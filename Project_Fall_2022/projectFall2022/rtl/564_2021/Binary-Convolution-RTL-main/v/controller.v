==> flow/design.v <==
module controller (
    x_dim_zero_flag,
    x_dim_sec_flag,
    clock,reset,
    dut_run,
    stopper,
    inc,PCout,dec,
    data_or_dim,x_or_y,weight_data_sel,y_sel,
    sel,
    we,
    Out_PC_inc,Out_PC_out,
    weight_PC,
    dut_busy,
    flush
);
    input x_dim_zero_flag;
    input x_dim_sec_flag;
    input clock,reset;
    input dut_run;
    input stopper;
    output inc,PCout,dec;
    output data_or_dim,x_or_y,weight_data_sel,y_sel;
    output[1:0] sel;
    output we;
    output Out_PC_inc,Out_PC_out;
    output[11:0] weight_PC;
    output dut_busy;
    output flush;
     parameter [3:0]
        S0 = 4'b0000,
        S1 = 4'b0001,
        S2 = 4'b0010,
        S3 = 4'b0011,
        S4 = 4'b0100,
        S5 = 4'b0101,
        S6 = 4'b0110,
        S7 = 4'b0111,
        S8 = 4'b1000,
        S9 = 4'b1001,
        S10 = 4'b1010,
        S11 = 4'b1011,
        S12 = 4'b1100,
        S13 = 4'b1101,
        S14 = 4'b1110,
        S15 = 4'b1111;
    reg [3:0] current_state, next_state;
    reg inc,PCout,dec;
    reg data_or_dim,x_or_y,weight_data_sel,y_sel;
    reg[1:0] sel;
    reg we;
    reg Out_PC_inc,Out_PC_out;
    reg[11:0] weight_PC;
    reg dut_busy;
    reg flush;
    reg dut_busy_wire;
    always @(posedge clock or negedge reset) begin
        if(!reset)begin
            current_state <= S0;
            dut_busy <= 1'b0;
        end
        else begin
            current_state <= next_state;
            dut_busy <= dut_busy_wire;
        end
    end
    always @(*) begin
        inc = 0;
        PCout = 0;
        dec = 0;
        data_or_dim = 0;
        x_or_y = 0;
        weight_data_sel = 0;
        y_sel = 0;
        sel = 0;
        we = 0;
        Out_PC_inc = 0;
        Out_PC_out = 0;
        weight_PC = 0;
        dut_busy_wire = 0;
        flush = 0;
        next_state = S0;
        case (current_state)
            S0: begin
                inc = 0;
                PCout = 0;
                dec = 0;
                data_or_dim = 0;
                x_or_y = 0;
                weight_data_sel = 0;
                y_sel = 0;
                sel = 0;
                we = 0;
                Out_PC_inc = 0;
                Out_PC_out = 0;
                weight_PC = 0;
                dut_busy_wire = 0;
                if(dut_run == 1'b0 || reset == 1'b0) begin
                    next_state = S0;
                end
                else if(dut_run == 1'b1 && reset == 1'b1) begin
                    next_state = S1;
                end
            end 
            S1: begin
                inc = 1;
                PCout = 1;
                dec = 0;
                data_or_dim = 0;
                x_or_y = 0;
                weight_data_sel = 0;
                y_sel = 0;
                sel = 0;
                we = 0;
                Out_PC_inc = 0;
                Out_PC_out = 0;
                weight_PC = 12'b000000000001;
                dut_busy_wire = 1;
                if(stopper == 1'b1) begin
                    next_state = S0;
                    flush = 1'b1;
                end
                else begin
                    next_state = S2;
                end
            end
            S2: begin
                inc = 1;
                PCout = 1;
                dec = 0;
                data_or_dim = 0;
                x_or_y = 0;
                weight_data_sel = 1;
                y_sel = 0;
                sel = 0;
                we = 0;
                Out_PC_inc = 0;
                Out_PC_out = 0;
                weight_PC = 12'b000000000001;
                dut_busy_wire = 1;
                next_state = S3;
            end
            S3:begin
                inc = 1;
                PCout = 1;
                dec = 0;
                data_or_dim = 0;
                x_or_y = 1;
                weight_data_sel = 1;
                y_sel = 1;
                sel = 2'b10;
                we = 0;
                Out_PC_inc = 0;
                Out_PC_out = 0;
                weight_PC = 12'b000000000001;
                dut_busy_wire = 1;
                next_state = S4;
            end
            S4:begin
                inc = 1;
                PCout = 1;
                dec = 0;
                data_or_dim = 1;
                x_or_y = 1;
                weight_data_sel = 0;
                y_sel = 0;
                sel = 2'b01;
                we = 0;
                Out_PC_inc = 0;
                Out_PC_out = 0;
                weight_PC = 12'b000000000001;
                dut_busy_wire = 1;
                next_state = S5;
            end
            S5:begin
                inc = 1;
                PCout = 1;
                dec = 0;
                data_or_dim = 1;
                x_or_y = 1;
                weight_data_sel = 0;
                y_sel = 0;
                sel = 1;
                we = 0;
                Out_PC_inc = 0;
                Out_PC_out = 0;
                weight_PC = 12'b000000000001;
                dut_busy_wire = 1;
                next_state = S6;
            end
            S6:begin
                inc = 1;
                PCout = 1;
                dec = 0;
                data_or_dim = 1;
                x_or_y = 1;
                weight_data_sel = 0;
                y_sel = 0;
                sel = 1;
                we = 0;
                Out_PC_inc = 0;
                Out_PC_out = 0;
                weight_PC = 12'b000000000001;
                dut_busy_wire = 1;
                next_state = S7;
            end
            S7:begin
                inc = 1;
                PCout = 1;
                dec = 0;
                data_or_dim = 1;
                x_or_y = 1;
                weight_data_sel = 0;
                y_sel = 0;
                sel = 1;
                we = 0;
                Out_PC_inc = 0;
                Out_PC_out = 0;
                weight_PC = 12'b000000000001;
                dut_busy_wire = 1;
                next_state = S8;
            end
            S8:begin
                if(x_dim_sec_flag == 1'b0) begin
                    inc = 1; 
                    dec = 0;   
                end
                else begin
                    inc = 0;
                    dec = 1;
                end
                PCout = 1;
                data_or_dim = 1;
                x_or_y = 1;
                weight_data_sel = 0;
                y_sel = 0;
                sel = 1;
                we = 1;
                Out_PC_inc = 1;
                Out_PC_out = 1;
                weight_PC = 12'b000000000001;
                dut_busy_wire = 1;
                if(!x_dim_zero_flag) begin
                    next_state = S8;
                end
                else begin
                    next_state = S9;
                end
            end
            S9:begin
                inc = 0;
                PCout = 1;
                dec = 1;
                data_or_dim = 1;
                x_or_y = 1;
                weight_data_sel = 0;
                y_sel = 0;
                sel = 0;
                we = 0;
                Out_PC_inc = 0;
                Out_PC_out = 0;
                weight_PC = 12'b000000000001;
                dut_busy_wire = 1;
                next_state = S1;
            end
        endcase
    end
endmodule
=== Reports on controller ===
The steps from the RTL of controller to its reports follow in flow order.
Lines are those of the file above, counted from 1.
Cell names lack the library's common part.
Not given: --

* Top module: controller
* Clock port: clock
* Cell library: sky130hd
* Library corner: tt_025C_1v80

=== Word level ===
Counts by Yosys on the flattened word-level netlist (proc, flatten, opt, wreduce; memories kept). Register bits leave out memories and registers merged into their read ports (data or address); mux counts leave out enables and synchronous resets folded into registers. Print and check cells are left out.

* Output and inout bits: 26
* Cells after elaboration: 41
* Input bits: 6
* Flip-flop bits (word level): 5

* Equal/unequal tests: 9
* Bitwise gates (word level): 2
* Reductions and logical operators: 9
* Mux-type cells: 19

{| class="wikitable"
|+ Operator list
! operator !! count
|-
| 4-bit case mux with 10-bit select || 1
|-
| 4-bit by 3-bit == test with 1-bit output with constant B || 4
|-
| 7-bit OR reduction || 2
|-
| 1-bit two-way mux || 14
|-
| 9-bit OR reduction || 1
|-
| 4-bit by 2-bit == test with 1-bit output with constant B || 2
|-
| 4-bit == test with constant B || 2
|-
| 6-bit OR reduction || 1
|-
| 5-bit OR reduction || 1
|-
| 4-bit by 1-bit == test with 1-bit output with constant B || 1
|-
| 4-bit zero test || 1
|-
| 2-bit case mux with 2-bit select || 1
|-
| 1-bit case mux with 2-bit select || 2
|-
| 1-bit inverter || 2
|-
| 2-bit OR reduction || 1
|-
| 2-bit two-way mux || 1
|-
| 1-bit logical AND || 1
|-
| 1-bit logical OR || 1
|}

=== Depth ===
Yosys ltp: most cells in a row. Word level: on the elaborated netlist, between registers, memories and ports. Mapped: between sequential cells and ports; inverters and the memories' decode and read muxes count.

* Depth in word-level cells: 4
* ABC_AREA: 0
* Gate-level depth with buffers: 3
* Depth with buffers taken out: 2

=== After synthesis ===
The flow's flattened synthesis, as Yosys stat reports it; memories are mapped. The netlist is that of the ABC_AREA named above (0 if unset); the other value can give another one.
Totals and module areas in this step are rounded.

{| class="wikitable"
|+ Cells by type
! cell !! count
|-
| dfrtp_1 || 10
|-
| buf_4 || 14
|-
| dfstp_2 || 1
|-
| nor4_4 || 1
|-
| a21o_1 || 2
|-
| and2_1 || 2
|-
| nand2b_1 || 2
|-
| nand3_1 || 2
|-
| a21o_2 || 1
|-
| a31o_2 || 1
|-
| nand2_1 || 2
|-
| nand3b_1 || 1
|-
| nor2b_1 || 1
|-
| or2_2 || 1
|-
| nor3_1 || 1
|-
| clkbuf_1 || 1
|-
| conb_1 || 1
|-
| inv_1 || 1
|-
| nor2_1 || 1
|}

* Standard cells after synthesis: 46
* Flip-flop cells: 11
* Cell area after synthesis: 518 um^2
* Buffer cells: 15

=== Timing after synthesis ===
Source: OpenSTA report_checks on the synthesized netlist (no wires, ideal clock, input and output delay 20% of the period each), path of least setup slack; recovery checks are left aside. Register names are those of the netlist, which keeps one name where synthesis merged equal registers.

* Kind: register to output
* Start point: register current_state
* End point: output weight_PC[0]
* Stages on the path: 4
* Output delay: 0.362 ns
* Arrival: 1.132 ns
* Delay of the path: 1.132 ns
* Period: 1.81 ns
* Setup slack: 0.316 ns
* Required time: 1.448 ns
* Buffers on the path: 1
* Launch time at the first pin: 0.000 ns
* Synthesis period reached: 1.494 ns

"delay of the path" is the arrival time less input delay plus setup time.
At an output port there is no setup time.
"stages on the path": output pins that drive a net of the path, with the launching flip-flop's if there is one; two outputs of one cell count as two.
"synthesis period reached" = period - worst setup slack (recovery checks aside). The figure is calculated, with input and output delays left at 20% of the set period.
Where an end lacks its bit number, it is one bit of the signal, or one of the new flip-flops if synthesis recoded a state register.
The rows between start and end are the longest chain of elaborated cells between them; the timing report does not say that the signal goes this way. Where chains are equally long, one stands for them.
A line is the first line of the expression or statement that the cell stems from. Yosys adds cells for indexed reads and writes and turns some case tables into memories.

* Path through: dfrtp_1 nor4_4 nand3_1 buf_4
* Cells in the longest elaborated chain: 3

{| class="wikitable"
|+ Ends and longest elaborated chain, post-synthesis
! what !! line !! text
|-
| start: declaration || 46 || <nowiki>reg [3:0] current_state, next_state;</nowiki>
|-
| start: assignment || 58 || <nowiki>current_state <= S0;</nowiki>
|-
| start: assignment || 62 || <nowiki>current_state <= next_state;</nowiki>
|-
| 4-bit == test || 82 || <nowiki>case (current_state)</nowiki>
|-
| 9-bit OR reduction || -- ||
|-
| 1-bit two-way mux || 82 ||
|-
| end: declaration || 26 || <nowiki>output[11:0] weight_PC;</nowiki>
|}

=== Path in the finished layout ===
Path of least setup slack in the final report of stored run 2 (OpenROAD, finished layout, wires in). Where an end is a register, its clock arrival counts in the times.

* Kind: register to output
* Start point: register current_state
* End point: output PCout
* Required time: 0.86 ns
* Buffers on the path: 2
* Launch time at the first pin: 0.27 ns
* Arrival: 1.44 ns
* Period: 1.07 ns
* Output delay: 0.21 ns
* Stages on the path: 5
* Setup slack: -0.58 ns

Where an end lacks its bit number, it is one bit of the signal, or one of the new flip-flops if synthesis recoded a state register.
The rows between start and end are the longest chain of elaborated cells between them; the timing report does not say that the signal goes this way. Where chains are equally long, one stands for them.

* Path through: dfrtp_1 nor4_4 buf_4 nand3_4 buf_6
* Cells in the longest elaborated chain: 3

{| class="wikitable"
|+ Ends and longest elaborated chain, post-layout
! what !! line !! text
|-
| start: declaration || 46 || <nowiki>reg [3:0] current_state, next_state;</nowiki>
|-
| start: assignment || 58 || <nowiki>current_state <= S0;</nowiki>
|-
| start: assignment || 62 || <nowiki>current_state <= next_state;</nowiki>
|-
| 4-bit == test || 82 || <nowiki>case (current_state)</nowiki>
|-
| 9-bit OR reduction || -- ||
|-
| 1-bit two-way mux || 82 ||
|-
| end: declaration || 21 || <nowiki>output inc,PCout,dec;</nowiki>
|}

Top module controller; platform sky130hd; tools Yosys and OpenROAD; 2 stored runs in no particular order. Input and output delays are each 20% of the period that was set; the output load is 0.01 pF.
"achieved clock period": clock period set for the run, less the worst setup slack. It is reckoned from that one timing run; input and output delays stay at 20% of the period that was set.
"worst setup path time" = time allowed to the worst setup path (clock period - input delay - output delay, where it has them) - its slack; a late launch clock adds to it, a late capture clock takes from it.
"power": no workload was simulated; the value follows from the tool's default switching activity.
The results are shown rounded.

Stored run 1
==> flow/run.sh <==
#!/bin/bash
# the make line also repeats the synthesis and layout settings of config.mk as NAME=value (left out here)
make -C /OpenROAD-flow-scripts/flow DESIGN_CONFIG=/design/flow/config.mk WORK_HOME=/design/flow/orfs CLKGATE_MAP_FILE= finish
==> flow/config.mk <==
export PLATFORM = sky130hd
export DESIGN_NAME = controller
export DESIGN_NICKNAME = controller
export VERILOG_FILES = /design/flow/design.v
export SDC_FILE = /design/flow/constraint.sdc
export NUM_CORES = 4
export LEC_CHECK = 0
export CAP_MARGIN = 20
export CELL_PAD_IN_SITES_GLOBAL_PLACEMENT = 3
export CORE_MARGIN = 2
export CORE_UTILIZATION = 45
export GPL_ROUTABILITY_DRIVEN = 0
export HOLD_SLACK_MARGIN = 0.2
export MAX_ROUTING_LAYER = met5
export MIN_ROUTING_LAYER = met2
export SLEW_MARGIN = 20
==> flow/constraint.sdc <==
create_clock -name core_clock -period 0.899 [get_ports {clock}]
set_input_delay 0.1798 -clock core_clock [delete_from_list [all_inputs] [get_ports {clock}]]
set_output_delay 0.1798 -clock core_clock [all_outputs]
set_load 0.01 [all_outputs]

==> results of stored run 1 <==
did not finish, placement stopped with GPL-0301

Stored run 2
==> flow/run.sh <==
#!/bin/bash
# the make line also repeats the synthesis and layout settings of config.mk as NAME=value (left out here)
make -C /OpenROAD-flow-scripts/flow DESIGN_CONFIG=/design/flow/config.mk WORK_HOME=/design/flow/orfs CLKGATE_MAP_FILE= finish
==> flow/config.mk <==
export PLATFORM = sky130hd
export DESIGN_NAME = controller
export DESIGN_NICKNAME = controller
export VERILOG_FILES = /design/flow/design.v
export SDC_FILE = /design/flow/constraint.sdc
export NUM_CORES = 4
export LEC_CHECK = 0
export ABC_AREA = 0
export CAP_MARGIN = 30
export CORE_ASPECT_RATIO = 0.74
export CORE_MARGIN = 7
export CORE_UTILIZATION = 27
export GPL_TIMING_DRIVEN = 1
export MAX_ROUTING_LAYER = met5
export PLACE_DENSITY_LB_ADDON = 0.19
export SLEW_MARGIN = 20
export TNS_END_PERCENT = 35
==> flow/constraint.sdc <==
create_clock -name core_clock -period 1.07 [get_ports {clock}]
set_input_delay 0.2140 -clock core_clock [delete_from_list [all_inputs] [get_ports {clock}]]
set_output_delay 0.2140 -clock core_clock [all_outputs]
set_load 0.01 [all_outputs]

==> results of stored run 2 <==
chip area after synthesis (Yosys): 518 um^2
die area: 3350 um^2
standard-cell area of the final layout: 845 um^2
utilization: 47.6%
worst setup slack after layout: -0.584 ns
total negative slack: -4.50 ns
power: 0.000749 W
achieved clock period: 1.654 ns
worst setup path time: 1.44 ns
worst setup path kind: register to output
