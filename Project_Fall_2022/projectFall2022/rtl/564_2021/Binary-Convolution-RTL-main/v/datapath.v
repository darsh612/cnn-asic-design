==> flow/design.v <==
module datapath (
    line_data_in,weight_data_in,
    clock,reset,
    data_out,x_dim_zero_flag,x_dim_sec_flag,stopper,
    data_or_dim,x_or_y,weight_data_sel,y_sel,sel,flush
);
    input[15:0] line_data_in,weight_data_in;
    input clock,reset;
    output[15:0] data_out;
    output x_dim_zero_flag;
    output x_dim_sec_flag;
    output stopper;
    reg[15:0] IR_in;
    reg[4:0] SRAM_in,x_line,y_line;
    reg[15:0] weight_data_line;
    reg[15:0] data_temp;
    reg[15:0] Carry_A;
    reg[47:0] A_reg_added_val;
    reg[15:0] data_temp_padded;
    reg[15:0] weight_data;
    reg[4:0] x_dim,y_dim;
    reg[15:0] A_reg,B_reg,C_reg;
    input data_or_dim,x_or_y,weight_data_sel,y_sel;
    input flush;
    input[1:0] sel;
    reg[15:0] data_out;
    reg x_dim_zero_flag;
    reg x_dim_sec_flag;
    reg stopper;
    wire[47:0] A_reg_temp;
    reg[2:0] temp_a_0,temp_a_1,temp_a_2,temp_a_3,temp_a_4,temp_a_5,temp_a_6,temp_a_7,temp_a_8,temp_a_9,temp_a_10,temp_a_11,temp_a_12,temp_a_13,temp_a_14,temp_a_15,temp_a_16;
    LUT1 l1(A_reg_temp[2:0],temp_a_0[0],temp_a_0[1],temp_a_0[2]);
    LUT1 l2(A_reg_temp[5:3],temp_a_1[0],temp_a_1[1],temp_a_1[2]);
    LUT1 l3(A_reg_temp[8:6],temp_a_2[0],temp_a_2[1],temp_a_2[2]);
    LUT1 l4(A_reg_temp[11:9],temp_a_3[0],temp_a_3[1],temp_a_3[2]);
    LUT1 l5(A_reg_temp[14:12],temp_a_4[0],temp_a_4[1],temp_a_4[2]);
    LUT1 l6(A_reg_temp[17:15],temp_a_5[0],temp_a_5[1],temp_a_5[2]);
    LUT1 l7(A_reg_temp[20:18],temp_a_6[0],temp_a_6[1],temp_a_6[2]);
    LUT1 l8(A_reg_temp[23:21],temp_a_7[0],temp_a_7[1],temp_a_7[2]);
    LUT1 l9(A_reg_temp[26:24],temp_a_8[0],temp_a_8[1],temp_a_8[2]);
    LUT1 l10(A_reg_temp[29:27],temp_a_9[0],temp_a_9[1],temp_a_9[2]);
    LUT1 l11(A_reg_temp[32:30],temp_a_10[0],temp_a_10[1],temp_a_10[2]);
    LUT1 l12(A_reg_temp[35:33],temp_a_11[0],temp_a_11[1],temp_a_11[2]);
    LUT1 l13(A_reg_temp[38:36],temp_a_12[0],temp_a_12[1],temp_a_12[2]);
    LUT1 l14(A_reg_temp[41:39],temp_a_13[0],temp_a_13[1],temp_a_13[2]);
    assign A_reg_temp[47:42] = 6'b000000;
    wire[47:0] B_reg_temp;
    reg[2:0] temp_b_0,temp_b_1,temp_b_2,temp_b_3,temp_b_4,temp_b_5,temp_b_6,temp_b_7,temp_b_8,temp_b_9,temp_b_10,temp_b_11,temp_b_12,temp_b_13,temp_b_14,temp_b_15,temp_b_16;
    LUT1 g1(B_reg_temp[2:0],temp_b_0[0],temp_b_0[1],temp_b_0[2]);
    LUT1 g2(B_reg_temp[5:3],temp_b_1[0],temp_b_1[1],temp_b_1[2]);
    LUT1 g3(B_reg_temp[8:6],temp_b_2[0],temp_b_2[1],temp_b_2[2]);
    LUT1 g4(B_reg_temp[11:9],temp_b_3[0],temp_b_3[1],temp_b_3[2]);
    LUT1 g5(B_reg_temp[14:12],temp_b_4[0],temp_b_4[1],temp_b_4[2]);
    LUT1 g6(B_reg_temp[17:15],temp_b_5[0],temp_b_5[1],temp_b_5[2]);
    LUT1 g7(B_reg_temp[20:18],temp_b_6[0],temp_b_6[1],temp_b_6[2]);
    LUT1 g8(B_reg_temp[23:21],temp_b_7[0],temp_b_7[1],temp_b_7[2]);
    LUT1 g9(B_reg_temp[26:24],temp_b_8[0],temp_b_8[1],temp_b_8[2]);
    LUT1 g10(B_reg_temp[29:27],temp_b_9[0],temp_b_9[1],temp_b_9[2]);
    LUT1 g11(B_reg_temp[32:30],temp_b_10[0],temp_b_10[1],temp_b_10[2]);
    LUT1 g12(B_reg_temp[35:33],temp_b_11[0],temp_b_11[1],temp_b_11[2]);
    LUT1 g13(B_reg_temp[38:36],temp_b_12[0],temp_b_12[1],temp_b_12[2]);
    LUT1 g14(B_reg_temp[41:39],temp_b_13[0],temp_b_13[1],temp_b_13[2]);
    assign B_reg_temp[47:42] = 6'b000000;
    wire[47:0] C_reg_temp;
    reg[2:0] temp_c_0,temp_c_1,temp_c_2,temp_c_3,temp_c_4,temp_c_5,temp_c_6,temp_c_7,temp_c_8,temp_c_9,temp_c_10,temp_c_11,temp_c_12,temp_c_13,temp_c_14,temp_c_15,temp_c_16;
    LUT1 p1(C_reg_temp[2:0],temp_c_0[0],temp_c_0[1],temp_c_0[2]);
    LUT1 p2(C_reg_temp[5:3],temp_c_1[0],temp_c_1[1],temp_c_1[2]);
    LUT1 p3(C_reg_temp[8:6],temp_c_2[0],temp_c_2[1],temp_c_2[2]);
    LUT1 p4(C_reg_temp[11:9],temp_c_3[0],temp_c_3[1],temp_c_3[2]);
    LUT1 p5(C_reg_temp[14:12],temp_c_4[0],temp_c_4[1],temp_c_4[2]);
    LUT1 p6(C_reg_temp[17:15],temp_c_5[0],temp_c_5[1],temp_c_5[2]);
    LUT1 p7(C_reg_temp[20:18],temp_c_6[0],temp_c_6[1],temp_c_6[2]);
    LUT1 p8(C_reg_temp[23:21],temp_c_7[0],temp_c_7[1],temp_c_7[2]);
    LUT1 p9(C_reg_temp[26:24],temp_c_8[0],temp_c_8[1],temp_c_8[2]);
    LUT1 p10(C_reg_temp[29:27],temp_c_9[0],temp_c_9[1],temp_c_9[2]);
    LUT1 p11(C_reg_temp[32:30],temp_c_10[0],temp_c_10[1],temp_c_10[2]);
    LUT1 p12(C_reg_temp[35:33],temp_c_11[0],temp_c_11[1],temp_c_11[2]);
    LUT1 p13(C_reg_temp[38:36],temp_c_12[0],temp_c_12[1],temp_c_12[2]);
    LUT1 p14(C_reg_temp[41:39],temp_c_13[0],temp_c_13[1],temp_c_13[2]);
    assign C_reg_temp[47:42] = 6'b000000;
    always @(posedge clock or negedge reset) begin
        if(!reset)begin
            x_dim <= 5'b00000;
            y_dim <= 5'b00000;
            A_reg <= 16'h0000;
            B_reg <= 16'h0000;
            C_reg <= 16'h0000;
            data_out <= 16'h0000;
            x_dim_zero_flag <= 1'b0;
            x_dim_sec_flag <= 1'b0;
            stopper <= 1'b0; 
        end
        else if(flush == 1'b1)begin
            x_dim <= 5'b00000;
            y_dim <= 5'b00000;
            A_reg <= 16'h0000;
            B_reg <= 16'h0000;
            C_reg <= 16'h0000;
            data_out <= 16'h0000;
            x_dim_zero_flag <= 1'b0;
            x_dim_sec_flag <= 1'b0;
            stopper <= 1'b0; 
        end
        else begin
            if(y_sel == 1'b1) begin
                y_dim <= y_line;
            end
            if(weight_data_sel == 1'b1)begin
                weight_data <= weight_data_in;
            end
            if(sel == 2'b00)begin
                x_dim <= x_line;
            end
            else if(sel == 2'b01)begin
                x_dim <= x_dim - 1'b1;
            end
            if(x_dim == 5'b00000) begin
                x_dim_zero_flag <= 1'b1;
            end
            else begin
                x_dim_zero_flag <= 1'b0;
            end
            if(x_dim == 5'b00010) begin
                x_dim_sec_flag <= 1'b1;
            end
            else begin
                x_dim_sec_flag <= 1'b0;
            end
            C_reg <= IR_in;
            B_reg <= C_reg;
            A_reg <= B_reg;
            data_out <= data_temp_padded;
            if((~C_reg[15]) && (~C_reg[14]) && (~C_reg[13]) && (~C_reg[14]) && (~C_reg[13]) && (~C_reg[12]) && (~C_reg[11]) && (~C_reg[10]) && (~C_reg[9]) && (~C_reg[8]) && (C_reg[7]) && (C_reg[6]) && (C_reg[5]) && (C_reg[4]) && (C_reg[3]) && (C_reg[2]) && (C_reg[1]) && (C_reg[0])) begin
                stopper <= 1'b1;                
            end          
        end
    end
    always @(*) begin
        casex(data_or_dim)
            1'b1: begin
                IR_in = line_data_in;
                SRAM_in = 4'b0000;
            end
            1'b0: begin
                IR_in = 16'h0000;
                SRAM_in = line_data_in[4:0];
            end
        endcase
        casex (x_or_y)
            1'b0:begin
                x_line = SRAM_in;
                y_line = 4'b0000;
            end
            1'b1:begin
                x_line = 4'b0000;
                y_line = SRAM_in;
            end
        endcase
        temp_c_0 <= ~((weight_data[8:6]) ^ (C_reg[2:0]));
        temp_c_1 <= ~((weight_data[8:6]) ^ (C_reg[3:1]));
        temp_c_2 <= ~((weight_data[8:6]) ^ (C_reg[4:2]));
        temp_c_3 <= ~((weight_data[8:6]) ^ (C_reg[5:3]));
        temp_c_4 <= ~((weight_data[8:6]) ^ (C_reg[6:4]));
        temp_c_5 <= ~((weight_data[8:6]) ^ (C_reg[7:5]));
        temp_c_6 <= ~((weight_data[8:6]) ^ (C_reg[8:6]));
        temp_c_7 <= ~((weight_data[8:6]) ^ (C_reg[9:7]));
        temp_c_8 <= ~((weight_data[8:6]) ^ (C_reg[10:8]));
        temp_c_9 <= ~((weight_data[8:6]) ^ (C_reg[11:9]));
        temp_c_10 <= ~((weight_data[8:6]) ^ (C_reg[12:10]));
        temp_c_11 <= ~((weight_data[8:6]) ^ (C_reg[13:11]));
        temp_c_12 <= ~((weight_data[8:6]) ^ (C_reg[14:12]));
        temp_c_13 <= ~((weight_data[8:6]) ^ (C_reg[15:13]));  
        temp_b_0 <= ~((weight_data[5:3]) ^ (B_reg[2:0]));
        temp_b_1 <= ~((weight_data[5:3]) ^ (B_reg[3:1]));
        temp_b_2 <= ~((weight_data[5:3]) ^ (B_reg[4:2]));
        temp_b_3 <= ~((weight_data[5:3]) ^ (B_reg[5:3]));
        temp_b_4 <= ~((weight_data[5:3]) ^ (B_reg[6:4]));
        temp_b_5 <= ~((weight_data[5:3]) ^ (B_reg[7:5]));
        temp_b_6 <= ~((weight_data[5:3]) ^ (B_reg[8:6]));
        temp_b_7 <= ~((weight_data[5:3]) ^ (B_reg[9:7]));
        temp_b_8 <= ~((weight_data[5:3]) ^ (B_reg[10:8]));
        temp_b_9 <= ~((weight_data[5:3]) ^ (B_reg[11:9]));
        temp_b_10 <= ~((weight_data[5:3]) ^ (B_reg[12:10]));
        temp_b_11 <= ~((weight_data[5:3]) ^ (B_reg[13:11]));
        temp_b_12 <= ~((weight_data[5:3]) ^ (B_reg[14:12]));
        temp_b_13 <= ~((weight_data[5:3]) ^ (B_reg[15:13])); 
        temp_a_0 <= ~((weight_data[2:0]) ^ (A_reg[2:0]));
        temp_a_1 <= ~((weight_data[2:0]) ^ (A_reg[3:1]));
        temp_a_2 <= ~((weight_data[2:0]) ^ (A_reg[4:2]));
        temp_a_3 <= ~((weight_data[2:0]) ^ (A_reg[5:3]));
        temp_a_4 <= ~((weight_data[2:0]) ^ (A_reg[6:4]));
        temp_a_5 <= ~((weight_data[2:0]) ^ (A_reg[7:5]));
        temp_a_6 <= ~((weight_data[2:0]) ^ (A_reg[8:6]));
        temp_a_7 <= ~((weight_data[2:0]) ^ (A_reg[9:7]));
        temp_a_8 <= ~((weight_data[2:0]) ^ (A_reg[10:8]));
        temp_a_9 <= ~((weight_data[2:0]) ^ (A_reg[11:9]));
        temp_a_10 <= ~((weight_data[2:0]) ^ (A_reg[12:10]));
        temp_a_11 <= ~((weight_data[2:0]) ^ (A_reg[13:11]));
        temp_a_12 <= ~((weight_data[2:0]) ^ (A_reg[14:12]));
        temp_a_13 <= ~((weight_data[2:0]) ^ (A_reg[15:13])); 
        {Carry_A[0], A_reg_added_val[2:0]} <= (A_reg_temp[2:0] + B_reg_temp[2:0]) + (C_reg_temp[2:0] + 3'b000);
        {Carry_A[1], A_reg_added_val[5:3]} <= (A_reg_temp[5:3] + B_reg_temp[5:3]) + (C_reg_temp[5:3] + 3'b000);
        {Carry_A[2], A_reg_added_val[8:6]} <= (A_reg_temp[8:6] + B_reg_temp[8:6]) + (C_reg_temp[8:6] + 3'b000);
        {Carry_A[3], A_reg_added_val[11:9]} <= (A_reg_temp[11:9] + B_reg_temp[11:9]) + (C_reg_temp[11:9] + 3'b000);
        {Carry_A[4], A_reg_added_val[14:12]} <= (A_reg_temp[14:12] + B_reg_temp[14:12]) + (C_reg_temp[14:12] + 3'b000);
        {Carry_A[5], A_reg_added_val[17:15]} <= (A_reg_temp[17:15] + B_reg_temp[17:15]) + (C_reg_temp[17:15] + 3'b000);
        {Carry_A[6], A_reg_added_val[20:18]} <= (A_reg_temp[20:18] + B_reg_temp[20:18]) + (C_reg_temp[20:18] + 3'b000);
        {Carry_A[7], A_reg_added_val[23:21]} <= (A_reg_temp[23:21] + B_reg_temp[23:21]) + (C_reg_temp[23:21] + 3'b000);
        {Carry_A[8], A_reg_added_val[26:24]} <= (A_reg_temp[26:24] + B_reg_temp[26:24]) + (C_reg_temp[26:24] + 3'b000);
        {Carry_A[9], A_reg_added_val[29:27]} <= (A_reg_temp[29:27] + B_reg_temp[29:27]) + (C_reg_temp[29:27] + 3'b000);
        {Carry_A[10], A_reg_added_val[32:30]} <= (A_reg_temp[32:30] + B_reg_temp[32:30]) + (C_reg_temp[32:30] + 3'b000);
        {Carry_A[11], A_reg_added_val[35:33]} <= (A_reg_temp[35:33] + B_reg_temp[35:33]) + (C_reg_temp[35:33] + 3'b000);
        {Carry_A[12], A_reg_added_val[38:36]} <= (A_reg_temp[38:36] + B_reg_temp[38:36]) + (C_reg_temp[38:36] + 3'b000);
        {Carry_A[13], A_reg_added_val[41:39]} <= (A_reg_temp[41:39] + B_reg_temp[41:39]) + (C_reg_temp[41:39] + 3'b000);
        {Carry_A[14], A_reg_added_val[44:42]} <= (A_reg_temp[44:42] + B_reg_temp[44:42]) + (C_reg_temp[44:42] + 3'b000);
        {Carry_A[15], A_reg_added_val[47:45]} <= (A_reg_temp[47:45] + B_reg_temp[47:45]) + (C_reg_temp[47:45] + 3'b000);
        if((Carry_A[0]) || (A_reg_added_val[2:0] > 3'b100)) begin
            data_temp[0] <= 1'b1;
        end
        else begin
            data_temp[0] <= 1'b0;
        end
        if((Carry_A[1]) || (A_reg_added_val[5:3] > 3'b100)) begin
            data_temp[1] <= 1'b1;
        end
        else begin
            data_temp[1] <= 1'b0;
        end
        if((Carry_A[2]) || (A_reg_added_val[8:6] > 3'b100)) begin
            data_temp[2] <= 1'b1;
        end
        else begin
            data_temp[2] <= 1'b0;
        end
        if((Carry_A[3]) || (A_reg_added_val[11:9] > 3'b100)) begin
            data_temp[3] <= 1'b1;
        end
        else begin
            data_temp[3] <= 1'b0;
        end
        if((Carry_A[4]) || (A_reg_added_val[14:12] > 3'b100)) begin
            data_temp[4] <= 1'b1;
        end
        else begin
            data_temp[4] <= 1'b0;
        end
        if((Carry_A[5]) || (A_reg_added_val[17:15] > 3'b100)) begin
            data_temp[5] <= 1'b1;
        end
        else begin
            data_temp[5] <= 1'b0;
        end
        if((Carry_A[6]) || (A_reg_added_val[20:18] > 3'b100)) begin
            data_temp[6] <= 1'b1;
        end
        else begin
            data_temp[6] <= 1'b0;
        end
        if((Carry_A[7]) || (A_reg_added_val[23:21] > 3'b100)) begin
            data_temp[7] <= 1'b1;
        end
        else begin
            data_temp[7] <= 1'b0;
        end
        if((Carry_A[8]) || (A_reg_added_val[26:24] > 3'b100)) begin
            data_temp[8] <= 1'b1;
        end
        else begin
            data_temp[8] <= 1'b0;
        end
        if((Carry_A[9]) || (A_reg_added_val[29:27] > 3'b100)) begin
            data_temp[9] <= 1'b1;
        end
        else begin
            data_temp[9] <= 1'b0;
        end
        if((Carry_A[10]) || (A_reg_added_val[32:30] > 3'b100)) begin
            data_temp[10] <= 1'b1;
        end
        else begin
            data_temp[10] <= 1'b0;
        end
        if((Carry_A[11]) || (A_reg_added_val[35:33] > 3'b100)) begin
            data_temp[11] <= 1'b1;
        end
        else begin
            data_temp[11] <= 1'b0;
        end
        if((Carry_A[12]) || (A_reg_added_val[38:36] > 3'b100)) begin
            data_temp[12] <= 1'b1;
        end
        else begin
            data_temp[12] <= 1'b0;
        end
        if((Carry_A[13]) || (A_reg_added_val[41:39] > 3'b100)) begin
            data_temp[13] <= 1'b1;
        end
        else begin
            data_temp[13] <= 1'b0;
        end
            data_temp[14] <= 1'b0;
            data_temp[15] <= 1'b0;
        if(y_dim == 5'b10000) begin
            data_temp_padded <= data_temp;
        end
        else if(y_dim == 5'b01100) begin
            data_temp_padded <= {1'b0,1'b0,1'b0,1'b0,1'b0,1'b0,data_temp[9:0]};
        end
        else if(y_dim == 5'b01010) begin
            data_temp_padded <= {1'h0,1'b0,1'b0,1'b0,1'b0,1'b0,1'b0,1'b0,data_temp[7:0]};
        end
        else begin
            data_temp_padded <= 16'h0;
        end
    end
endmodule
module LUT1(out,in1,in2,in3);
    input in1,in2,in3;
    output[2:0] out;
    reg[2:0] out;
    always @(*) begin
        casex ({in3,in2,in1})
        3'b000: out<= 3'b000; 
        3'b001: out<= 3'b001;
        3'b010: out<= 3'b001;
        3'b011: out<= 3'b010;
        3'b100: out<= 3'b001;
        3'b101: out<= 3'b010;
        3'b110: out<= 3'b010;
        3'b111: out<= 3'b011;
    endcase
    end
endmodule
# Tool chain data of datapath
# Tool output for the design above, in the order of the flow.
# Lines are those of the file above, counted from 1.
# Operators: Yosys type, input widths -> output width; for muxes data width and select width s.
# Library cell names are shortened.
# The mark -- stands for no value.
[design] top_module="datapath" clock_port="clock" lib="sky130hd" pvt_corner="tt_025C_1v80"

# After elaboration
# Source: Yosys, flattened and elaborated, memories not mapped. Widths are those after wreduce. Registers that Yosys merges into a memory's read port (data or address) are not register bits. Print and check cells do not count. Equal cells are merged and count once.
# Yosys's memory passes give these memory sizes; they may raise the number of words (mostly to a power of two), join words into wider ones and drop unused or constant bits.
[bits] ff_bits=84 rom_bits=672 n_memories=42 inputBits=41 output_inout_bits=19
[classes] add_sub_neg=29 n_cmp=14 equal=5 mux=36 n_logic=95 n_reduce_logical=37
[mem_list] memory="(name not given)" size=8 word_bits=2 rd=1 wr=0 line_no=322 text="casex ({in3,in2,in1})"
[mem_list] memory="(name not given)" size=8 word_bits=2 rd=1 wr=0 line_no=322
[mem_list] memory="(name not given)" size=8 word_bits=2 rd=1 wr=0 line_no=322
[mem_list] memory="(name not given)" size=8 word_bits=2 rd=1 wr=0 line_no=322
[mem_list] memory="(name not given)" size=8 word_bits=2 rd=1 wr=0 line_no=322
[mem_list] memory="(name not given)" size=8 word_bits=2 rd=1 wr=0 line_no=322
# Further memories, not shown: 36.
[ops] op="$xor 3x3->3" n=42
[ops] op="$not 3->3" n=42
[ops] op="$add 3x3->4" n=14
[ops] op="$add 4x3->4" n=14
[ops] op="$mux 16" n=3
[ops] op="$gt 3x3->1 const B" n=14
[ops] op="$pmux 16 s2" n=1
[ops] op="$pmux 5 s2" n=3
[ops] op="$mux 14" n=2
[ops] op="$mux 5" n=5
[ops] op="$mux 1" n=20
[ops] op="$logic_and 1x1->1" n=17
[ops] op="$logic_or 1x1->1" n=14
[ops] op="$not 1->1" n=11
[ops] op="$eq 5x4->1 const B" n=2
[ops] op="$mux 10" n=1
[ops] op="$mux 8" n=1
[ops] op="$sub 5x1->5 const B" n=1
[ops] op="$eq 5x2->1 const B" n=1
[ops] op="$eq 5x5->1 const B" n=1
[ops] op="$logic_not 5->1" n=1
[ops] op="$reduce_bool 2->1" n=2
[ops] op="$reduce_and 3->1" n=1
[ops] op="$reduce_bool 3->1" n=1
[ops] op="$eq 2x1->1 const B" n=1
[ops] op="$logic_not 2->1" n=1

# Depth
# Longest topological path by Yosys (ltp), each cell counted once; first at word level (registers and memories cut), then after technology mapping (sequential cells cut; the memories' decode and read muxes count).
[logic_depth] depth_word=20 abc_area=0 depth_mapped=12 mapped_depth_nobuf=10

# Netlist
# Yosys stat after the flow's synthesis: flattened, memories mapped to cells. It holds for the ABC_AREA given above (unset counts as 0); a run with the other value may have another netlist.
# The area totals of this step are shown rounded.
[by_type] type="dfrtp_1" n=75 area_total_um2=1876.8
[by_type] type="ha_1" n=115 area_total_um2=1438.88
[by_type] type="xor2_1" n=142 area_total_um2=1.24E+03
[by_type] type="fa_1" n=28 area_total_um2=560.538
[by_type] type="inv_1" n=102 area_total_um2=382.867
[by_type] type="edfxtp_1" n=9 area_total_um2=270.259
[by_type] type="o21ai_0" n=51 area_total_um2=255.245
[by_type] type="xnor2_1" n=26 area_total_um2=227.718
[by_type] type="nor2b_1" n=35 area_total_um2=218.96
[by_type] type="nand2_1" n=47 area_total_um2=176.419
[by_type] type="a21oi_1" n=23 area_total_um2=115.11
[by_type] type="and2_1" n=18 area_total_um2=112.608
[by_type] type="a211oi_2" n=8 area_total_um2=100.096
[by_type] type="nand2b_1" n=14 area_total_um2=87.584
[by_type] type="buf_2" n=15 area_total_um2=75.072
[by_type] type="buf_4" n=5 area_total_um2=37.536
[by_type] type="clkbuf_1" n=10 area_total_um2=37.536
[by_type] type="nor4b_1" n=3 area_total_um2=26.275
# Not listed: further types 23, cells in them 37.
[synth_totals] cells=763 yosys_area_um2=7500 seq_area_um2=2150 flip_flops=84
# By module: a second synthesis without flattening, with its own total; a netlist apart from the flattened one above.
[hier_totals] hier_cells=924 area_unflattened_um2=8660
# Rows give one instance, submodules left out.
[by_module] mod="datapath" n_inst=1 n_cells=546 mod_area_um2=6080 seq_area_um2=2150
[by_module] mod="LUT1" n_inst=42 n_cells=9 mod_area_um2=61.3 seq_area_um2=0.0

# Worst setup path after synthesis
# Source: OpenSTA report_checks on the synthesized netlist (no wires, ideal clock, input and output delay 20% of the period each), path of least setup slack; recovery checks are left aside. Register names are those of the netlist, which keeps one name where synthesis merged equal registers.
[synth_path] path_kind="reg2reg" start="register weight_data[1]" end="register data_out[0]" clock_period_ps=4370 setup_ps=143 t_arrival_ps=2462 required_time_ps=4227 slack_ps=1764 delay_ps=2605 stages=12 n_path_buf=2 synth_period_reached_ps=2606
# "delay_ps" = arrival - input delay + setup time.
# "stages" counts driving pins, that of a launching flip-flop among them; a cell with two outputs on the path counts twice.
# "synth_period_reached_ps" is the clock period less the worst setup slack; recovery checks do not enter. This is arithmetic on one report: input and output delays are still those of the set period (20% each).
# Between the ends stands the longest chain of elaborated cells between them, by number of cells; it is not shown to be the way that was timed. Of several equally long chains one is given.
# A line is the first line of the expression or statement that the cell stems from. Yosys adds cells for indexed reads and writes and turns some case tables into memories.
# A memory read counts as a cell of the chain, while the word-level depth stops at memories.
# A register here has more assigning lines than the two given.
[synth_between] path_cell_list="edfxtp_1 buf_2 buf_2 xnor2_1 inv_1 ha_1 o21ai_0 fa_1 ha_1 ha_1 a21oi_1 a211oi_2" elab_chain_cells=12 cells_between=12 cone_lines=8 classes_between="2 x add/sub; 1 x compare; 5 x mux; 2 x logic; 1 x reduce/logical; 1 x memory"
[synth_rtl] item="start, assigned" line_no=109 text="weight_data <= weight_data_in;"
[synth_rtl] item="$xor 3x3->3" line_no=187 text="temp_a_0 <= ~((weight_data[2:0]) ^ (A_reg[2:0]));"
[synth_rtl] item="$not 3->3" line_no=187
[synth_rtl] item="$mem_v2 8x2" line_no=322 text="casex ({in3,in2,in1})"
[synth_rtl] item="$add 3x3->4" line_no=201 text="{Carry_A[0], A_reg_added_val[2:0]} <= (A_reg_temp[2:0] + B_reg_temp[2:0]) + (C_reg_temp[2:0] + 3'b000);"
[synth_rtl] item="$add 4x3->4" line_no=201
[synth_rtl] item="$gt 3x3->1" line_no=217 text="if((Carry_A[0]) || (A_reg_added_val[2:0] > 3'b100)) begin"
[synth_rtl] item="$logic_or 1x1->1" line_no=217
[synth_rtl] item="$mux 1" line_no=217
[synth_rtl] item="$mux 8" line_no=309 text="else if(y_dim == 5'b01010) begin"
[synth_rtl] item="$mux 10" line_no=306 text="else if(y_dim == 5'b01100) begin"
[synth_rtl] item="$mux 14" line_no=303 text="if(y_dim == 5'b10000) begin"
[synth_rtl] item="$mux 14" line_no=93 text="else if(flush == 1'b1)begin"
[synth_rtl] item="end, assigned" line_no=88 text="data_out <= 16'h0000;"
[synth_rtl] item="end, assigned" line_no=132 text="data_out <= data_temp_padded;"
[synth_rtl] item="end, declared" line_no=9 text="output[15:0] data_out;"

# Timing after layout
# Path of least setup slack in the final report of run 1 (OpenROAD, finished layout, wires in). Where an end is a register, its clock arrival counts in the times.
# The path's times are printed in steps of 10 ps; the period is the one set.
[layout_path] path_kind="reg2reg" start="register weight_data[3]" end="register data_out[11]" clock_period_ps=3990 setup_ps=70 t_arrival_ps=3320 required_time_ps=4260 slack_ps=950 stages=12 n_path_buf=1
# Between the ends stands the longest chain of elaborated cells between them, by number of cells; it is not shown to be the way that was timed. Of several equally long chains one is given.
# A memory read counts as a cell of the chain, while the word-level depth stops at memories.
# A register here has more assigning lines than the two given.
[layout_between] path_cell_list="edfxtp_1 buf_4 xor2_1 inv_1 ha_1 nand2_1 o21ai_0 fa_1 ha_1 ha_1 o21ai_0 a21oi_1" elab_chain_cells=10 cells_between=10 cone_lines=6 classes_between="2 x add/sub; 1 x compare; 3 x mux; 2 x logic; 1 x reduce/logical; 1 x memory"
[layout_rtl] item="start, assigned" line_no=109 text="weight_data <= weight_data_in;"
[layout_rtl] item="$xor 3x3->3" line_no=184 text="temp_b_11 <= ~((weight_data[5:3]) ^ (B_reg[13:11]));"
[layout_rtl] item="$not 3->3" line_no=184
[layout_rtl] item="$mem_v2 8x2" line_no=322 text="casex ({in3,in2,in1})"
[layout_rtl] item="$add 3x3->4" line_no=212 text="{Carry_A[11], A_reg_added_val[35:33]} <= (A_reg_temp[35:33] + B_reg_temp[35:33]) + (C_reg_temp[35:33] + 3'b000 ..."
[layout_rtl] item="$add 4x3->4" line_no=212
[layout_rtl] item="$gt 3x3->1" line_no=283 text="if((Carry_A[11]) || (A_reg_added_val[35:33] > 3'b100)) begin"
[layout_rtl] item="$logic_or 1x1->1" line_no=283
[layout_rtl] item="$mux 1" line_no=283
[layout_rtl] item="$mux 14" line_no=303 text="if(y_dim == 5'b10000) begin"
[layout_rtl] item="$mux 14" line_no=93 text="else if(flush == 1'b1)begin"
[layout_rtl] item="end, assigned" line_no=88 text="data_out <= 16'h0000;"
[layout_rtl] item="end, assigned" line_no=132 text="data_out <= data_temp_padded;"
[layout_rtl] item="end, declared" line_no=9 text="output[15:0] data_out;"

Wiki page: datapath / flow data

Stored flow runs of datapath (2 of them; Yosys, OpenROAD, sky130hd). They differ in their settings and are not a sequence. Constraints: input delay and output delay 20% of the set period each, output load 0.01 pF.
"achieved clock period" means the clock period less the worst setup slack. The figure is calculated, with input and output delays left at 20% of the set period.
"worst setup path time" is the time allowed to the run's worst setup path (the clock period less input and output delay, where it has them) less its slack. Clock arrival times count: a late capture clock shortens it, a late launch clock lengthens it.
"power": no workload was simulated; the value follows from the tool's default switching activity.
"worst setup path time" is known to 10 ps.
Measured values are rounded.
[run 1] settings: period_ns=3.99, CORE_UTILIZATION=37, PLACE_DENSITY_LB_ADDON=0.01, CORE_ASPECT_RATIO=0.81, CORE_MARGIN=5, CELL_PAD_IN_SITES_DETAIL_PLACEMENT=0, GPL_TIMING_DRIVEN=1, GPL_ROUTABILITY_DRIVEN=1, MIN_ROUTING_LAYER=met1, CAP_MARGIN=20, SLEW_MARGIN=20
[run 1] result: chip area after synthesis (Yosys) 7500 µm², die area 23200 µm², standard-cell area of the final layout 8570 µm², utilization 43.4%, worst setup slack after layout 948 ps, total negative slack 0 ps, power 2.71 mW, achieved clock period 3042 ps, worst setup path time 3040 ps, worst setup path kind reg2reg
[run 2] settings: period_ns=2.73, SETUP_SLACK_MARGIN=-0.13, CAP_MARGIN=20, CORE_MARGIN=2, CORE_UTILIZATION=40, SLEW_MARGIN=20
[run 2] result: chip area after synthesis (Yosys) 7500 µm², die area 19900 µm², standard-cell area of the final layout 8630 µm², utilization 46.5%, worst setup slack after layout 96 ps, total negative slack 0 ps, power 3.93 mW, achieved clock period 2634 ps, worst setup path time 2630 ps, worst setup path kind reg2reg
