==> flow/design.v <==
module PC(clock,reset,inc,dec,flush_PC,PCoutenable,PCout);
    input clock;
    input inc;
    input dec;
    input reset;
    input PCoutenable;
    input flush_PC;
    output[11:0] PCout;
    reg[11:0] PCnext;
    wire[11:0] PC_current_data;
    always @(posedge clock or negedge reset) begin
        if(!reset)
            PCnext <= 12'b000000000000; 
        else if(flush_PC)
            PCnext <= 12'b0;
        else
        begin
            if(inc == 1'b1) begin
                PCnext <= PC_current_data + 1'b1;
            end 
            if(dec == 1'b1) begin
                PCnext <= PC_current_data - 1'b1;
            end
        end
    end
    assign PC_current_data = PCnext;    
    assign PCout = PCoutenable ? PCnext : 12'bz;
endmodule
# Reports on PC
# What the tools print for PC, step after step.
# Line numbers count from 1 in the design file above.
# Operators carry their Yosys type and port widths (W data, S select, Z words).
# The mark - stands for no value.
# design
top	PC
clk_port	clock
library	sky130hd
corner	tt_025C_1v80

# After elaboration
# Counts by Yosys on the flattened word-level netlist (proc, flatten, opt, wreduce; memories kept). Register bits leave out memories and registers merged into their read ports (data or address). Print and check cells are left out. Cells with the same type and inputs are merged into one.
# word_totals
reg_bits	12
inputBits	6
word_cells	8
# classes
n_addsub	2
mux	4
reduce_logical	1
# ops
op	count
$mux W12	4
$add A12 B1 Y12 const B	1
$sub A12 B1 Y12 const B	1
$reduce_bool A3 Y1	1

# Longest topological paths
# Longest topological path by Yosys (ltp), each cell counted once; first at word level (registers and memories cut), then after technology mapping (sequential cells cut; the memories' decode and read muxes count).
# depth
ltp_word	4
abc_area	1
mapped_depth	10

# After synthesis
# The flow's flattened synthesis, as Yosys stat reports it; memories are mapped. The netlist is that of the ABC_AREA named above (0 if unset); the other value can give another one.
# types
type	count	area_total_um2
sky130_fd_sc_hd__dfrtp_1	12	300.288
sky130_fd_sc_hd__nand2_1	63	236.477
sky130_fd_sc_hd__ha_1	10	125.12
sky130_fd_sc_hd__inv_1	22	82.579
sky130_fd_sc_hd__nor2_1	16	60.058
sky130_fd_sc_hd__nand3_1	11	55.053
sky130_fd_sc_hd__o21ai_0	6	30.029
sky130_fd_sc_hd__a21oi_1	4	20.019
sky130_fd_sc_hd__fa_1	1	20.019
sky130_fd_sc_hd__nand4_1	3	18.768
sky130_fd_sc_hd__o21ai_2	2	17.517
sky130_fd_sc_hd__xnor2_1	2	17.517
sky130_fd_sc_hd__clkbuf_8	1	13.763
sky130_fd_sc_hd__nand3_2	1	10.01
sky130_fd_sc_hd__nor3_2	1	10.01
sky130_fd_sc_hd__o21ai_1	2	10.01
sky130_fd_sc_hd__a21oi_2	1	8.758
sky130_fd_sc_hd__a22o_1	1	8.758
# Not listed: further types 4, cells in them 4.
# synth_totals
mapped_cells	163
area_um2	1067.3
seq_area_um2	300.3
ff_cells	12
n_buf	2

# Path before layout
# Source: OpenSTA report_checks on the synthesized netlist (no wires, ideal clock, input and output delay 20% of the period each), path of least setup slack; recovery checks are left aside. Register names are those of the netlist, which keeps one name where synthesis merged equal registers.
# synth_path
path_type	register to register
startpoint	reg PCnext[0]
endpoint	reg PCnext[8]
clock_period_ps	1900
t_first_pin_ps	0
t_arrival_ps	1456
required_ps	1781
setup_slack_ps	324
path_delay_ps	1575
driving_pins	10
synth_period_reached_ps	1576
# "path_delay_ps" = arrival - input delay + setup time.
# "driving_pins": output pins that drive a net of the path, with the launching flip-flop's if there is one; two outputs of one cell count as two.
# "synth_period_reached_ps" is the clock period less the worst setup slack; recovery checks do not enter. This is arithmetic on one report: input and output delays are still those of the set period (20% each).
# Between the ends stands the longest chain of elaborated cells between them, by number of cells; it is not shown to be the way that was timed. Of several equally long chains one is given.
# Each line given opens the expression or statement behind the cell; cells for indexed reads and writes are added by Yosys, which also makes memories of some case tables.
# At most two assigning lines are given for a register; there are more.
# synth_via
path_cell_list	sky130_fd_sc_hd__dfrtp_1 sky130_fd_sc_hd__fa_1 sky130_fd_sc_hd__inv_1 sky130_fd_sc_hd__nor2_1 sky130_fd_sc_hd__nor2_2 sky130_fd_sc_hd__inv_2 sky130_fd_sc_hd__nand2_1 sky130_fd_sc_hd__nand2_1 sky130_fd_sc_hd__nor2_1 sky130_fd_sc_hd__o21ai_2
elab_chain_cells	4
cone_cells	5
cone_lines	5
classes_between	add/sub (2); mux (3)
# synth_lines
element	line_no	text
start: declaration	9	reg[11:0] PCnext;
start: assignment	19	PCnext <= PC_current_data + 1'b1;
start: assignment	22	PCnext <= PC_current_data - 1'b1;
$add A12 B1 Y12	19
$mux W12	18	if(inc == 1'b1) begin
$mux W12	21	if(dec == 1'b1) begin
$mux W12	14	else if(flush_PC)
end: assignment	19
end: assignment	22
end: declaration	9

# Worst path after layout
# Path of least setup slack in the final report of run A (OpenROAD, finished layout, wires in). Where an end is a register, its clock arrival counts in the times.
# The path's times are printed in steps of 10 ps; the period is the one set.
# layout_path
path_type	input to register
startpoint	in dec
endpoint	reg PCnext[8]
clock_period_ps	2600
input_delay_ps	520
t_first_pin_ps	520
t_arrival_ps	2310
required_ps	2820
setup_slack_ps	510
driving_pins	12
# Between the ends stands the longest chain of elaborated cells between them, by number of cells; it is not shown to be the way that was timed. Of several equally long chains one is given.
# At most two assigning lines are given for a register; there are more.
# layout_via
path_cell_list	sky130_fd_sc_hd__clkdlybuf4s50_1 sky130_fd_sc_hd__buf_12 sky130_fd_sc_hd__fa_1 sky130_fd_sc_hd__inv_1 sky130_fd_sc_hd__nor2_1 sky130_fd_sc_hd__nor2_2 sky130_fd_sc_hd__inv_2 sky130_fd_sc_hd__nand2_1 sky130_fd_sc_hd__nand2_1 sky130_fd_sc_hd__nand2_1 sky130_fd_sc_hd__nand2_1 sky130_fd_sc_hd__o21ai_2
elab_chain_cells	2
cone_cells	3
cone_lines	2
classes_between	mux (2); reduce/logical (1)
# layout_lines
element	line_no	text
start: declaration	4	input dec;
$mux W12	21	if(dec == 1'b1) begin
$mux W12	14	else if(flush_PC)
end: assignment	19	PCnext <= PC_current_data + 1'b1;
end: assignment	22	PCnext <= PC_current_data - 1'b1;
end: declaration	9	reg[11:0] PCnext;

# Measured results for PC: 2 stored runs of the Yosys and OpenROAD flow on sky130hd. The settings differ; the order carries no meaning. The constraints put input and output delay at 20% of the set period each and load the outputs with 0.01 pF.
# "clock_period_reached_ps" = clock period - worst setup slack. The figure is calculated, with input and output delays left at 20% of the set period.
# "design_power_uw": no workload was simulated; the value follows from the tool's default switching activity.
# A setting shown as n/a is not set for that run.
stored run	period_ns	CORE_UTILIZATION	PLACE_DENSITY_LB_ADDON	CELL_PAD_IN_SITES_GLOBAL_PLACEMENT	TNS_END_PERCENT	ABC_AREA	GPL_TIMING_DRIVEN	CTS_CLUSTER_SIZE	SLEW_MARGIN	CAP_MARGIN	CORE_MARGIN	design_power_uw	synthArea_um2	cell_area_final_um2	clock_period_reached_ps	design_die_area_um2	worstSetupSlack_ps	fin_tns_ps
run A	2.6	41	0.07	2	95	1	1	33	30	20	2	1080	1067.3	1317.5	2093	3027.2	507	0
run B	1.99	40	n/a	n/a	n/a	n/a	n/a	n/a	20	20	2	1898	945.9	1432.6	1902	2769.9	88	0
